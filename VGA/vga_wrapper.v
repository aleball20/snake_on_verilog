==> flow/design.v <==
module vga_controller (display_area, reset, red, green, blue, datarom, clock_25, score_time_enable,
                            en_start_game, en_game_over, game_enable,  color_data);
parameter PIXEL_DISPLAY_BIT = 10;
parameter BLACK = 2'b00;
parameter GREEN = 2'b01;
parameter RED   = 2'b10;
parameter WHITE = 2'b11;
output [PIXEL_DISPLAY_BIT-1'b1:0] red, green, blue;
input reset, datarom, clock_25, score_time_enable, game_enable, display_area;
input en_start_game, en_game_over;
input [1:0] color_data;
reg [PIXEL_DISPLAY_BIT-1'b1:0] red, green, blue;
always @ (posedge clock_25 or negedge reset )
begin
if (~reset)begin
    red<= 10'b0000000000;
    green<=10'b0000000000;
    blue<= 10'b0000000000;
end
else if (~display_area) begin  
      red<= 10'b0000000000;
    green<=10'b0000000000;
    blue<= 10'b0000000000;
end
else if (en_start_game) begin   
    red<=10'b0010100000;
    green<=10'b0010100000;
    blue<=10'b1101100000;
end
else if (en_game_over) begin   
    red<=10'b1111110000;
    green<=10'b1001100000;
    blue<=10'b1001100000;
end
else if (datarom) begin  
    red<= 10'b1111111111;
    green<= 10'b1111111111;
    blue<=10'b1111111111;
end 
else if (game_enable)
        case (color_data)
            BLACK: begin
               red<= 10'b0000000000;
					green<=10'b0000000000;
					blue<= 10'b0000000000;
            end
            GREEN: begin
                red<= 10'b0000000000;
                green<=10'b1100001111;
                blue<=10'b0000000000;
            end
            RED: begin
                red<=10'b1111110000;
                green<=10'b1001100000;
                blue<=10'b1001100000;
            end
            WHITE: begin
                  red<= 10'b1111111111;
						green<= 10'b1111111111;
						blue<=10'b1111111111;
				end
        endcase
else if (score_time_enable) begin  
            red<= 10'b0000000000;
            green<=10'b1100001111;
            blue<=10'b0000000000;
    end
else begin  
            red<= 10'b0000000000;
				green<=10'b0000000000;
				blue<= 10'b0000000000;
        end
end
endmodule
module vga_tracker (display_area, frame_tik, clock_25, h_sync, v_sync, reset, X, Y);
parameter PIXEL_DISPLAY_BIT   = 9;
parameter H_DISPLAY           = 640;  
parameter H_FRONT_PORCH       = 16;  
parameter H_SYNC_PULSE        =	96;  
parameter H_BACK_PORCH        = 48;  
parameter H_TOTAL = H_DISPLAY + H_FRONT_PORCH + H_SYNC_PULSE + H_BACK_PORCH;  
parameter V_DISPLAY           = 480;  
parameter V_FRONT_PORCH       = 10;  
parameter V_SYNC_PULSE        =	2;  
parameter V_BACK_PORCH        = 33;  
parameter V_TOTAL = V_DISPLAY + V_FRONT_PORCH + V_SYNC_PULSE + V_BACK_PORCH;  
input clock_25, reset;                   
output h_sync, v_sync;                   
output display_area;                     
output frame_tik;                        
output [PIXEL_DISPLAY_BIT:0] X,Y;        
reg [PIXEL_DISPLAY_BIT:0] X;
reg [PIXEL_DISPLAY_BIT:0] Y;
always @(posedge clock_25 or negedge reset) begin
    if (~reset) begin
        X <= 10'b0000000000;
        Y <= 10'b0000000000;
    end else begin
        if (X < H_TOTAL - 1)
            X <= X + 1'b1;
        else begin
            X <= 10'b0000000000;
            if (Y < V_TOTAL - 1'b1)
                Y<= Y + 1'b1;
            else
                Y <= 10'b0000000000;
        end
    end
end
assign display_area = (X >= H_BACK_PORCH) && (X < H_DISPLAY + H_BACK_PORCH) && (Y > V_BACK_PORCH) && (Y < V_DISPLAY + V_BACK_PORCH);
assign h_sync = ~(X >= (H_BACK_PORCH + H_DISPLAY + H_FRONT_PORCH) && X< ( H_BACK_PORCH + H_DISPLAY + H_FRONT_PORCH + H_SYNC_PULSE));
assign v_sync = ~(Y>= (V_BACK_PORCH + V_DISPLAY + V_FRONT_PORCH) && Y < (V_BACK_PORCH + V_DISPLAY + V_FRONT_PORCH + V_SYNC_PULSE));
assign frame_tik = ~v_sync;
endmodule
module vga_wrapper (clock_25,X,Y, KEY0, VGA_R, VGA_G, VGA_B, VGA_HS, VGA_VS, VGA_SYNC, VGA_BLANK, VGA_CLK, color_data, game_enable, datarom);
parameter PIXEL_DISPLAY_BIT  = 10;
input game_enable, datarom;
input [1:0] color_data;
input clock_25, KEY0;
output[PIXEL_DISPLAY_BIT-1'b1:0] X,Y;
output [PIXEL_DISPLAY_BIT-1'b1:0] VGA_R, VGA_G, VGA_B;
output VGA_HS, VGA_VS, VGA_BLANK, VGA_SYNC, VGA_CLK;
wire display_area;
assign VGA_BLANK=1'b1;
assign VGA_SYNC= 1'b0;
assign VGA_CLK= clock_25;
vga_controller my_vga_controller(
.display_area(display_area),
.red(VGA_R),
.green(VGA_G),
.blue(VGA_B),
.datarom(datarom),
.clock_25(clock_25),
.game_enable(game_enable),
.color_data(color_data)
);
vga_tracker my_vga_tracker(
    .display_area(display_area),
    .clock_25(clock_25),
    .h_sync(VGA_HS),
    .v_sync(VGA_VS),
    .reset(KEY0),
    .X(X),
    .Y(Y)
);
endmodule
# Reports on vga_wrapper

Tool output for the design above, in the order of the flow.
Line numbers count from 1 in the design file above.
Library cell names are shortened.
Not given: n/a

Top: vga_wrapper
Clock port: clock_25
Cell library: sky130hd
Timing corner: tt_025C_1v80

# After elaboration

Counts by Yosys on the flattened word-level netlist (proc, flatten, opt, wreduce; memories kept). Register bits leave out memories and registers merged into their read ports (data or address); mux counts leave out enables and synchronous resets folded into registers. Print and check cells are left out. Cells with the same type and inputs are merged into one.

Flip-flop bits (word level): 50
Input bits: 6
Elaborated cells: 50

Add/subtract/negate cells: 2
$lt $le $gt $ge: 10
Equality and inequality tests: 3
Multiplexer cells: 21
Bitwise operators: 2
Reduce/logical cells: 7

Operator list:

| kind                                                                    | number |
| 10-bit two-way mux                                                      | 18 |
| 10-bit less-than comparator (second input constant)                     | 6 |
| 10-bit case mux with 3-bit select                                       | 2 |
| 10-bit case mux with 4-bit select                                       | 1 |
| 10-bit by 1-bit adder with 10-bit output (second input constant)        | 2 |
| 10-bit >= comparator (second input constant)                            | 2 |
| 10-bit by 6-bit >= comparator with 1-bit output (second input constant) | 1 |
| 10-bit by 6-bit > comparator with 1-bit output (second input constant)  | 1 |
| 1-bit logical AND                                                       | 5 |
| 2-bit == test (second input constant)                                   | 2 |
| 1-bit inverter                                                          | 2 |
| 2-bit by 1-bit == test with 1-bit output (second input constant)        | 1 |
| 2-bit logical NOT                                                       | 1 |
| 2-bit OR reduction                                                      | 1 |

# Logic depth

Longest topological path by Yosys (ltp), each cell counted once; first at word level (registers and memories cut), then after technology mapping (sequential cells cut; the memories' decode and read muxes count).

Depth in word-level cells: 8
ABC_AREA: 0
Gate-level depth with buffers: 6

# Mapped cells and area

Source: synth_stat.txt of the flow (Yosys; design flattened, memories mapped). It holds for the ABC_AREA given above (unset counts as 0); a run with the other value may have another netlist.
The area totals of this step are shown rounded.

Standard cells after synthesis: 144
Chip area (Yosys): 1340 µm²
Sequential part of the area: 500 µm²
Flip-flops: 20

Cell types:

| cell    | number |
| dfrtp_1 | 20 |
| buf_4   | 34 |
| a22o_1  | 6 |
| ha_1    | 3 |
| nand2_1 | 10 |
| nor2_1  | 7 |
| xor2_1  | 3 |
| a21oi_1 | 5 |
| and3_1  | 4 |
| nand3_1 | 4 |
| nor3_1  | 4 |
| o21ai_1 | 4 |
| nand4_1 | 3 |
| nor2b_1 | 3 |
| or3_1   | 3 |
| o31a_4  | 1 |
| xnor2_1 | 2 |
| a21o_1  | 2 |

Not listed: further types 21, cells in them 26.
The figures by module come from a second, unflattened synthesis with its own total; it is not the netlist above.

Cell total of the unflattened synthesis: 185
Area (unflattened synthesis): 1730 µm²

Rows give one instance, submodules left out.

Modules:

| module         | times used | cells | area (µm²) | sequential area (µm²) |
| vga_tracker    | 1          | 133   | 1260       | 500 |
| vga_controller | 1          | 47    | 439        | 150 |
| vga_wrapper    | 1          | 5     | 30.0       | 0.0 |

FLOW RESULTS
============

Record of 2 stored runs of the RTL-to-layout flow on vga_wrapper, platform sky130hd. The runs are unordered. Constraints: input delay and output delay 20% of the set period each, output load 0.01 pF.
"total power after layout": no workload was simulated; the value follows from the tool's default switching activity.
Results are given in rounded form.

## Run A

==> flow/run.sh <==
#!/bin/bash
# the make line also repeats the synthesis and layout settings of config.mk as NAME=value (left out here)
make -C /OpenROAD-flow-scripts/flow DESIGN_CONFIG=/design/flow/config.mk WORK_HOME=/design/flow/orfs CLKGATE_MAP_FILE= finish
==> flow/config.mk <==
export PLATFORM = sky130hd
export DESIGN_NAME = vga_wrapper
export DESIGN_NICKNAME = vga_wrapper
export VERILOG_FILES = /design/flow/design.v
export SDC_FILE = /design/flow/constraint.sdc
export NUM_CORES = 4
export LEC_CHECK = 0
export CAP_MARGIN = 20
export CELL_PAD_IN_SITES_GLOBAL_PLACEMENT = 1
export CORE_ASPECT_RATIO = 1.24
export CORE_MARGIN = 2
export CORE_UTILIZATION = 29
export CTS_CLUSTER_SIZE = 16
export MIN_ROUTING_LAYER = met1
export PLACE_DENSITY_LB_ADDON = 0.21
export SETUP_SLACK_MARGIN = -0.03
export SLEW_MARGIN = 30
export TNS_END_PERCENT = 75
==> flow/constraint.sdc <==
create_clock -name core_clock -period 1.26 [get_ports {clock_25}]
set_input_delay 0.2520 -clock core_clock [delete_from_list [all_inputs] [get_ports {clock_25}]]
set_output_delay 0.2520 -clock core_clock [all_outputs]
set_load 0.01 [all_outputs]

| result of run A | value |
|---|---|
| chip area in the Yosys report | 1340 µm² |
| full die area | 5170 µm² |
| area of the standard cells in the finished layout | 2220 µm² |
| worst setup slack after layout | -0.610 ns |
| setup total negative slack | -7.54 ns |
| total power after layout | 0.00146 W |

## Run B

==> flow/run.sh <==
#!/bin/bash
# the make line also repeats the synthesis and layout settings of config.mk as NAME=value (left out here)
make -C /OpenROAD-flow-scripts/flow DESIGN_CONFIG=/design/flow/config.mk WORK_HOME=/design/flow/orfs CLKGATE_MAP_FILE= finish
==> flow/config.mk <==
export PLATFORM = sky130hd
export DESIGN_NAME = vga_wrapper
export DESIGN_NICKNAME = vga_wrapper
export VERILOG_FILES = /design/flow/design.v
export SDC_FILE = /design/flow/constraint.sdc
export NUM_CORES = 4
export LEC_CHECK = 0
export CAP_MARGIN = 20
export CELL_PAD_IN_SITES_DETAIL_PLACEMENT = 2
export CORE_ASPECT_RATIO = 1.13
export CORE_MARGIN = 2
export CORE_UTILIZATION = 39
export CTS_CLUSTER_SIZE = 59
export GPL_TIMING_DRIVEN = 0
export MIN_ROUTING_LAYER = met1
export PLACE_DENSITY_LB_ADDON = 0.28
export SETUP_SLACK_MARGIN = 0.01
export SLEW_MARGIN = 20
export TNS_END_PERCENT = 10
==> flow/constraint.sdc <==
create_clock -name core_clock -period 1.56 [get_ports {clock_25}]
set_input_delay 0.3120 -clock core_clock [delete_from_list [all_inputs] [get_ports {clock_25}]]
set_output_delay 0.3120 -clock core_clock [all_outputs]
set_load 0.01 [all_outputs]

Run B: incomplete, clock tree synthesis halted on DPL-0033
